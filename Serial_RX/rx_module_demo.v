==> flow/design.v <==
module control_module
(
	CLK,RSTn,
	RX_Done_Sig,
	RX_Data,
	RX_En_Sig,
	Number_Data
);
input CLK;
input RSTn;
input RX_Done_Sig;
input [7:0] RX_Data;
output RX_En_Sig;
output [7:0] Number_Data;
reg[7:0] rData;
reg isEn;
always@(posedge CLK or negedge RSTn)
if(!RSTn)
	rData <= 8'd0;
else if(RX_Done_Sig)
	begin
		rData <= RX_Data;
		isEn <= 1'b0;
	end
else	
	isEn <= 1'b1;
assign Number_Data = rData;
assign RX_En_Sig = isEn;
endmodule
module detect_module(CLK,RSTn,RX_Pin_In,H2L_Sig);
input CLK;
input RSTn;
input RX_Pin_In;
output H2L_Sig;
reg H2L_F1;
reg H2L_F2;
always @(posedge CLK or negedge RSTn)
if(!RSTn)
	begin
		H2L_F1 <= 1'b1;
		H2L_F2 <= 1'b1;
	end
else
	begin
		H2L_F1 <= RX_Pin_In;
		H2L_F2 <= H2L_F1;
	end
assign H2L_Sig = H2L_F2 & !H2L_F1;
endmodule
module rx_bps_module(CLK,RSTn,Count_Sig,BPS_CLK);
input CLK;
input RSTn;
input Count_Sig;
output BPS_CLK;
reg [11:0] Count_BPS;
always @(posedge CLK or negedge RSTn)
if(!RSTn)
	Count_BPS <= 12'b0;
else if(Count_BPS == 12'd2082)
	Count_BPS <= 12'd0;
else if(Count_Sig)
	Count_BPS <= Count_BPS + 1'b1;
else
	Count_BPS <= 12'd0;
assign BPS_CLK = (Count_BPS == 12'd1041) ? 1'b1 : 1'b0;
endmodule
module rx_control_module(CLK,RSTn,H2L_Sig,RX_Pin_In,BPS_CLK,RX_En_Sig,Count_Sig,RX_Data,RX_Done_Sig);
input CLK;
input RSTn;
input H2L_Sig;
input RX_En_Sig;
input RX_Pin_In;
input BPS_CLK;
output Count_Sig;
output [7:0]RX_Data;
output RX_Done_Sig;
reg[3:0] i;
reg[7:0] rData;
reg isCount;
reg isDone;
always @(posedge CLK or negedge RSTn)
if(!RSTn)
	begin
		i <= 4'd0;
		rData <= 8'd0;
		isCount <= 1'b0;
		isDone <= 1'b0;
	end
else if(RX_En_Sig)
	case (i)
		4'd0:
		if(H2L_Sig)
			begin
				i <= i + 1'b1;
				isCount <= 1'b1;
			end
		4'd1:
		if(BPS_CLK)
			begin
				i <= i + 1'b1;
			end
		4'd2, 4'd3, 4'd4, 4'd5, 4'd6, 4'd7, 4'd8, 4'd9:
		if(BPS_CLK)
			begin
				i <= i + 1'b1;
				rData[i - 2] <= RX_Pin_In;
			end
		4'd10:
		if(BPS_CLK)
			begin
				i <= i + 1'b1;
			end
		4'd11:
		if(BPS_CLK)
			begin
				i <= i + 1'b1;
			end
		4'd12:
			begin
				i <= i + 1'b1;
				isDone <= 1'b1;
				isCount <= 1'b0;
			end
		4'd13:
			begin
				i <= 1'b0;
				isDone <= 1'b0;
			end
		endcase
assign Count_Sig = isCount;
assign RX_Data = rData;
assign RX_Done_Sig = isDone;
endmodule
module rx_module(CLK,RSTn,RX_Pin_In,RX_En_Sig,
					  RX_Done_Sig,RX_Data
						);
input CLK;
input RSTn;
input RX_Pin_In;
input RX_En_Sig;
output [7:0] RX_Data;
output RX_Done_Sig;
wire H2L_Sig;
detect_module U1
(
	.CLK(CLK),
	.RSTn(RSTn),
	.RX_Pin_In(RX_Pin_In),  
	.H2L_Sig(H2L_Sig)       
);
wire BPS_CLK;
rx_bps_module U2
(
	.CLK(CLK),
	.RSTn(RSTn),
	.Count_Sig(Count_Sig),   
	.BPS_CLK(BPS_CLK)        
);
wire Count_Sig;
rx_control_module U3
(
	.CLK(CLK),
	.RSTn(RSTn),
	.H2L_Sig(H2L_Sig),
	.RX_En_Sig(RX_En_Sig),
	.RX_Pin_In(RX_Pin_In),
	.BPS_CLK(BPS_CLK),
	.Count_Sig(Count_Sig),
	.RX_Data(RX_Data),
	.RX_Done_Sig(RX_Done_Sig)
);
endmodule
module rx_module_demo
(
	CLK,RSTn,
	RX_Pin_In,
	Number_Data
);
input CLK;
input RSTn;
input RX_Pin_In;
output [3:0] Number_Data;
wire RX_Done_Sig;
wire [7:0] RX_Data;
rx_module U1
(
	.CLK(CLK),
	.RSTn(RSTn),
	.RX_Pin_In(RX_Pin_In),
	.RX_En_Sig(RX_En_Sig),
	.RX_Done_Sig(RX_Done_Sig),
	.RX_Data(RX_Data)
);
wire RX_En_Sig;
wire [7:0] Output_Data;
control_module U2
(
	.CLK(CLK),
	.RSTn(RSTn),
	.RX_Done_Sig(RX_Done_Sig),
	.RX_Data(RX_Data),
	.RX_En_Sig(RX_En_Sig),
	.Number_Data(Output_Data)
);
assign Number_Data = Output_Data[3:0];
endmodule
[Step by step through the tools: rx_module_demo]
The steps from the RTL of rx_module_demo to its reports follow in flow order.
Line numbers count from 1 in the design file above.
Cell names lack the library's common part.
The mark -- stands for no value.
Inputs
  design top: rx_module_demo
  clock input: CLK
  cell library: sky130hd
  corner: tt_025C_1v80

[Word level]
Counts by Yosys on the flattened word-level netlist (proc, flatten, opt, wreduce; memories kept). Register bits leave out memories and registers merged into their read ports (data or address). Print and check cells are left out. Cells with the same type and inputs are merged into one.
Word-level totals
  register bits after elaboration: 33
  bits in latches: 0
  RAM bits: 0
  bits in read-only memories: 0
  clocked read ports x word width: 0
  memories kept: 0
  input port bits: 3
Operators by class
  add/sub/neg operators: 4
  multiply operators: 0
  divide/modulo/power cells: 0
  order comparisons: 0
  equality and inequality tests: 17
  shift operators: 2
  multiplexer cells: 10
  bitwise operators: 4
  reduce/logical cells: 11
Operators with widths (number)
  1-bit by 33-bit variable shift with 8-bit output: 1
  1-bit by 33-bit variable shift with 8-bit output with constant A: 1
  32-bit negation with 33-bit output: 1
  4-bit equality test with constant B: 6
  12-bit 2-to-1 mux: 2
  4-bit by 3-bit equality test with 1-bit output with constant B: 4
  4-bit parallel mux with 4-bit select: 1
  12-bit by 1-bit adder with 12-bit output with constant B: 1
  12-bit by 11-bit equality test with 1-bit output with constant B: 1
  12-bit equality test with constant B: 1
  11-bit OR reduction: 1
  4-bit by 2-bit equality test with 1-bit output with constant B: 2
  8-bit AND: 1
  8-bit bitwise OR: 1
  8-bit NOT: 1
  8-bit OR reduction: 1
  4-bit 2-to-1 mux: 2
  7-bit nonzero test: 1
  3-bit AND reduction: 2
  4-bit by 2-bit subtractor with 5-bit output with constant B: 1
  2-bit by 1-bit != test with 1-bit output with constant B: 2
  2-bit nonzero test: 2
  4-bit by 1-bit adder with 4-bit output with constant B: 1
  4-bit by 1-bit equality test with 1-bit output with constant B: 1
  4-bit logical NOT: 1
  4-bit AND reduction: 1
  1-bit parallel mux with 2-bit select: 2
  1-bit 2-to-1 mux: 3
Other operator kinds: 3; their cells: 3.

[Logic depth]
Longest topological path by Yosys (ltp), each cell counted once; first at word level (registers and memories cut), then after technology mapping (sequential cells cut; the memories' decode and read muxes count).
Depth
  word-level depth: 6
  ABC_AREA: 1
  gate-level depth with buffers: 18
  mapped depth without buffers: 18

[Mapped cells and area]
Source: synth_stat.txt of the flow (Yosys; design flattened, memories mapped). It holds for the ABC_AREA given above (unset counts as 0); a run with the other value may have another netlist.
Synthesis totals
  standard cells after synthesis: 261
  cell area after synthesis: 1964.4 um2
  flip-flops: 29
  buffers: 0
Cell types
  dfrtp_1: number 26, total area 650.624 um2
  nand2_1: number 66, total area 247.738 um2
  ha_1: number 18, total area 225.216 um2
  inv_1: number 36, total area 135.13 um2
  nor2_1: number 35, total area 131.376 um2
  nand3_1: number 12, total area 60.058 um2
  a21oi_1: number 11, total area 55.053 um2
  dfstp_2: number 2, total area 52.55 um2
  nand2_2: number 7, total area 43.792 um2
  nor3_1: number 8, total area 40.038 um2
  xor2_1: number 4, total area 35.034 um2
  nor2_4: number 3, total area 33.782 um2
  nor2_2: number 5, total area 31.28 um2
  edfxtp_1: number 1, total area 30.029 um2
  o21ai_0: number 5, total area 25.024 um2
  or2_2: number 4, total area 25.024 um2
  nand3b_4: number 1, total area 20.019 um2
  inv_2: number 5, total area 18.768 um2
Not listed: further types 10, cells in them 12.

[Timing after synthesis]
Path of least setup slack by OpenSTA after synthesis, without wires, with an ideal clock, recovery checks aside; 20% of the period is set as input and as output delay. Where synthesis merged equal registers, the netlist keeps one of their names.
Timing post-synthesis
  path type: reg-to-reg
  from: register U1.U3.i[1]
  to: register U1.U3.rData[2]
  clock period: 4.09 ns
  launch time at the first pin: 0.000 ns
  arrival: 2.216 ns
  data required time: 3.973 ns
  path slack: 1.758 ns
  delay of the path: 2.333 ns
  stages: 18
  synthesis period reached: 2.332 ns
"delay of the path" is the arrival time less input delay plus setup time.
"stages": output pins that drive a net of the path, with the launching flip-flop's if there is one; two outputs of one cell count as two.
"synthesis period reached" is the clock period less the worst setup slack; recovery checks do not enter. This is arithmetic on one report: input and output delays are still those of the set period (20% each).
The rows between start and end are the longest chain of elaborated cells between them; the timing report does not say that the signal goes this way. Where chains are equally long, one stands for them.
A line is the first line of the expression or statement that the cell stems from. Yosys adds cells for indexed reads and writes and turns some case tables into memories.
A register here has more assigning lines than the two given.
Lines with a computed index may be missing from the assigning lines.
On the way, post-synthesis
  cells stage by stage: dfrtp_1 inv_1 ha_1 inv_1 nand2_1 nand3b_4 or2_2 ha_1 inv_1 nand2_1 nor2_1 nand3_1 nand2_1 nand3_1 nor2_1 nand2_1 nor2_2 nor2_1
  length of the longest elaborated chain: 6
  elaborated cells on any way between the ends: 17
  source lines of those cells: 2
RTL lines, path post-synthesis
  start, declared: RTL line 77  | reg[3:0] i;
  start, assigned: RTL line 94  | i <= i + 1'b1;
  start, assigned: RTL line 100  | i <= i + 1'b1;
  4-bit by 2-bit subtractor with 5-bit output: RTL line 106  | rData[i - 2] <= RX_Pin_In;
  32-bit negation with 33-bit output: RTL line 106
  1-bit by 33-bit variable shift with 8-bit output: RTL line 106
  8-bit NOT: RTL line 106
  8-bit AND: RTL line 106
  8-bit bitwise OR: RTL line 106
  end, assigned: RTL line 85  | rData <= 8'd0;
  end, declared: RTL line 78  | reg[7:0] rData;

[Timing after layout]
From the final timing report of record 1: the path of least setup slack in the routed layout; clock arrival at registers is part of the times.
Timing post-layout
  path type: reg-to-reg
  from: register U1.U3.i[1]
  to: register U1.U3.rData[3]
  clock period: 4.84 ns
  launch time at the first pin: 0.28 ns
  arrival: 2.87 ns
  data required time: 5.06 ns
  path slack: 2.20 ns
  stages: 17
The rows between start and end are the longest chain of elaborated cells between them; the timing report does not say that the signal goes this way. Where chains are equally long, one stands for them.
A register here has more assigning lines than the two given.
Lines with a computed index may be missing from the assigning lines.
On the way, post-layout
  cells stage by stage: dfrtp_1 inv_1 ha_1 inv_1 nand2_1 nand3b_4 or2_2 ha_1 inv_1 nand2_1 nor2_1 nand3_1 nand2_1 nand3_1 nor3_1 nand2_1 nand2_1
  length of the longest elaborated chain: 6
  elaborated cells on any way between the ends: 17
  source lines of those cells: 2
RTL lines, path post-layout
  start, declared: RTL line 77  | reg[3:0] i;
  start, assigned: RTL line 94  | i <= i + 1'b1;
  start, assigned: RTL line 100  | i <= i + 1'b1;
  4-bit by 2-bit subtractor with 5-bit output: RTL line 106  | rData[i - 2] <= RX_Pin_In;
  32-bit negation with 33-bit output: RTL line 106
  1-bit by 33-bit variable shift with 8-bit output: RTL line 106
  8-bit NOT: RTL line 106
  8-bit AND: RTL line 106
  8-bit bitwise OR: RTL line 106
  end, assigned: RTL line 85  | rData <= 8'd0;
  end, declared: RTL line 78  | reg[7:0] rData;

Add stored flow runs of rx_module_demo

Design rx_module_demo on sky130hd. What follows are 2 stored runs of the flow, each under its own settings; their order means nothing. The constraints put input and output delay at 20% of the set period each and load the outputs with 0.01 pF.
By "achieved clock period (ns)" is meant the clock period of the run minus its worst setup slack. This is arithmetic on one report: input and output delays are still those of the set period (20% each).
"worst setup path time (ns)": the worst setup path's part of the clock period (all of it between registers, 20% less for each end at a port) less its slack. A launch clock that arrives late makes it longer, a capture clock that arrives late makes it shorter.
"finish__power__total": no workload was simulated; the value follows from the tool's default switching activity.

Flow files of record 1
==> flow/run.sh <==
#!/bin/bash
# the make line also repeats the synthesis and layout settings of config.mk as NAME=value (left out here)
make -C /OpenROAD-flow-scripts/flow DESIGN_CONFIG=/design/flow/config.mk WORK_HOME=/design/flow/orfs CLKGATE_MAP_FILE= finish
==> flow/config.mk <==
export PLATFORM = sky130hd
export DESIGN_NAME = rx_module_demo
export DESIGN_NICKNAME = rx_module_demo
export VERILOG_FILES = /design/flow/design.v
export SDC_FILE = /design/flow/constraint.sdc
export NUM_CORES = 4
export LEC_CHECK = 0
export ABC_AREA = 1
export CAP_MARGIN = 20
export CELL_PAD_IN_SITES_DETAIL_PLACEMENT = 0
export CORE_MARGIN = 2
export CORE_UTILIZATION = 44
export CTS_CLUSTER_SIZE = 49
export GPL_ROUTABILITY_DRIVEN = 1
export PLACE_DENSITY = 0.47
export SETUP_SLACK_MARGIN = 0.72
export SLEW_MARGIN = 35
export TNS_END_PERCENT = 95
==> flow/constraint.sdc <==
create_clock -name core_clock -period 4.84 [get_ports {CLK}]
set_input_delay 0.9680 -clock core_clock [delete_from_list [all_inputs] [get_ports {CLK}]]
set_output_delay 0.9680 -clock core_clock [all_outputs]
set_load 0.01 [all_outputs]

report of record 1
yosys chip area after synthesis (um^2): 1964.4
finish__design__die__area: 5014.8
finish__design__instance__area__stdcell: 2179.6
finish__design__instance__utilization: 0.5041
finish__timing__setup__ws: 2.199
finish__timing__setup__tns: 0.000
finish__power__total: 1.283e-03
achieved clock period (ns): 2.641
worst setup path time (ns): 2.64
worst setup path kind: reg-to-reg

Flow files of record 2
==> flow/run.sh <==
#!/bin/bash
# the make line also repeats the synthesis and layout settings of config.mk as NAME=value (left out here)
make -C /OpenROAD-flow-scripts/flow DESIGN_CONFIG=/design/flow/config.mk WORK_HOME=/design/flow/orfs CLKGATE_MAP_FILE= finish
==> flow/config.mk <==
export PLATFORM = sky130hd
export DESIGN_NAME = rx_module_demo
export DESIGN_NICKNAME = rx_module_demo
export VERILOG_FILES = /design/flow/design.v
export SDC_FILE = /design/flow/constraint.sdc
export NUM_CORES = 4
export LEC_CHECK = 0
export CAP_MARGIN = 20
export CORE_MARGIN = 2
export CORE_UTILIZATION = 19
export CTS_CLUSTER_SIZE = 55
export GPL_ROUTABILITY_DRIVEN = 1
export GPL_TIMING_DRIVEN = 0
export MAX_ROUTING_LAYER = met4
export MIN_ROUTING_LAYER = met2
export PLACE_DENSITY_LB_ADDON = 0.05
export SLEW_MARGIN = 20
==> flow/constraint.sdc <==
create_clock -name core_clock -period 2.76 [get_ports {CLK}]
set_input_delay 0.5520 -clock core_clock [delete_from_list [all_inputs] [get_ports {CLK}]]
set_output_delay 0.5520 -clock core_clock [all_outputs]
set_load 0.01 [all_outputs]

report of record 2
yosys chip area after synthesis (um^2): 1861.8
finish__design__die__area: 10606.9
finish__design__instance__area__stdcell: 2414.8
finish__design__instance__utilization: 0.2505
finish__timing__setup__ws: -0.164
finish__timing__setup__tns: -0.442
finish__power__total: 2.713e-03
achieved clock period (ns): 2.924
worst setup path time (ns): 2.92
worst setup path kind: reg-to-reg
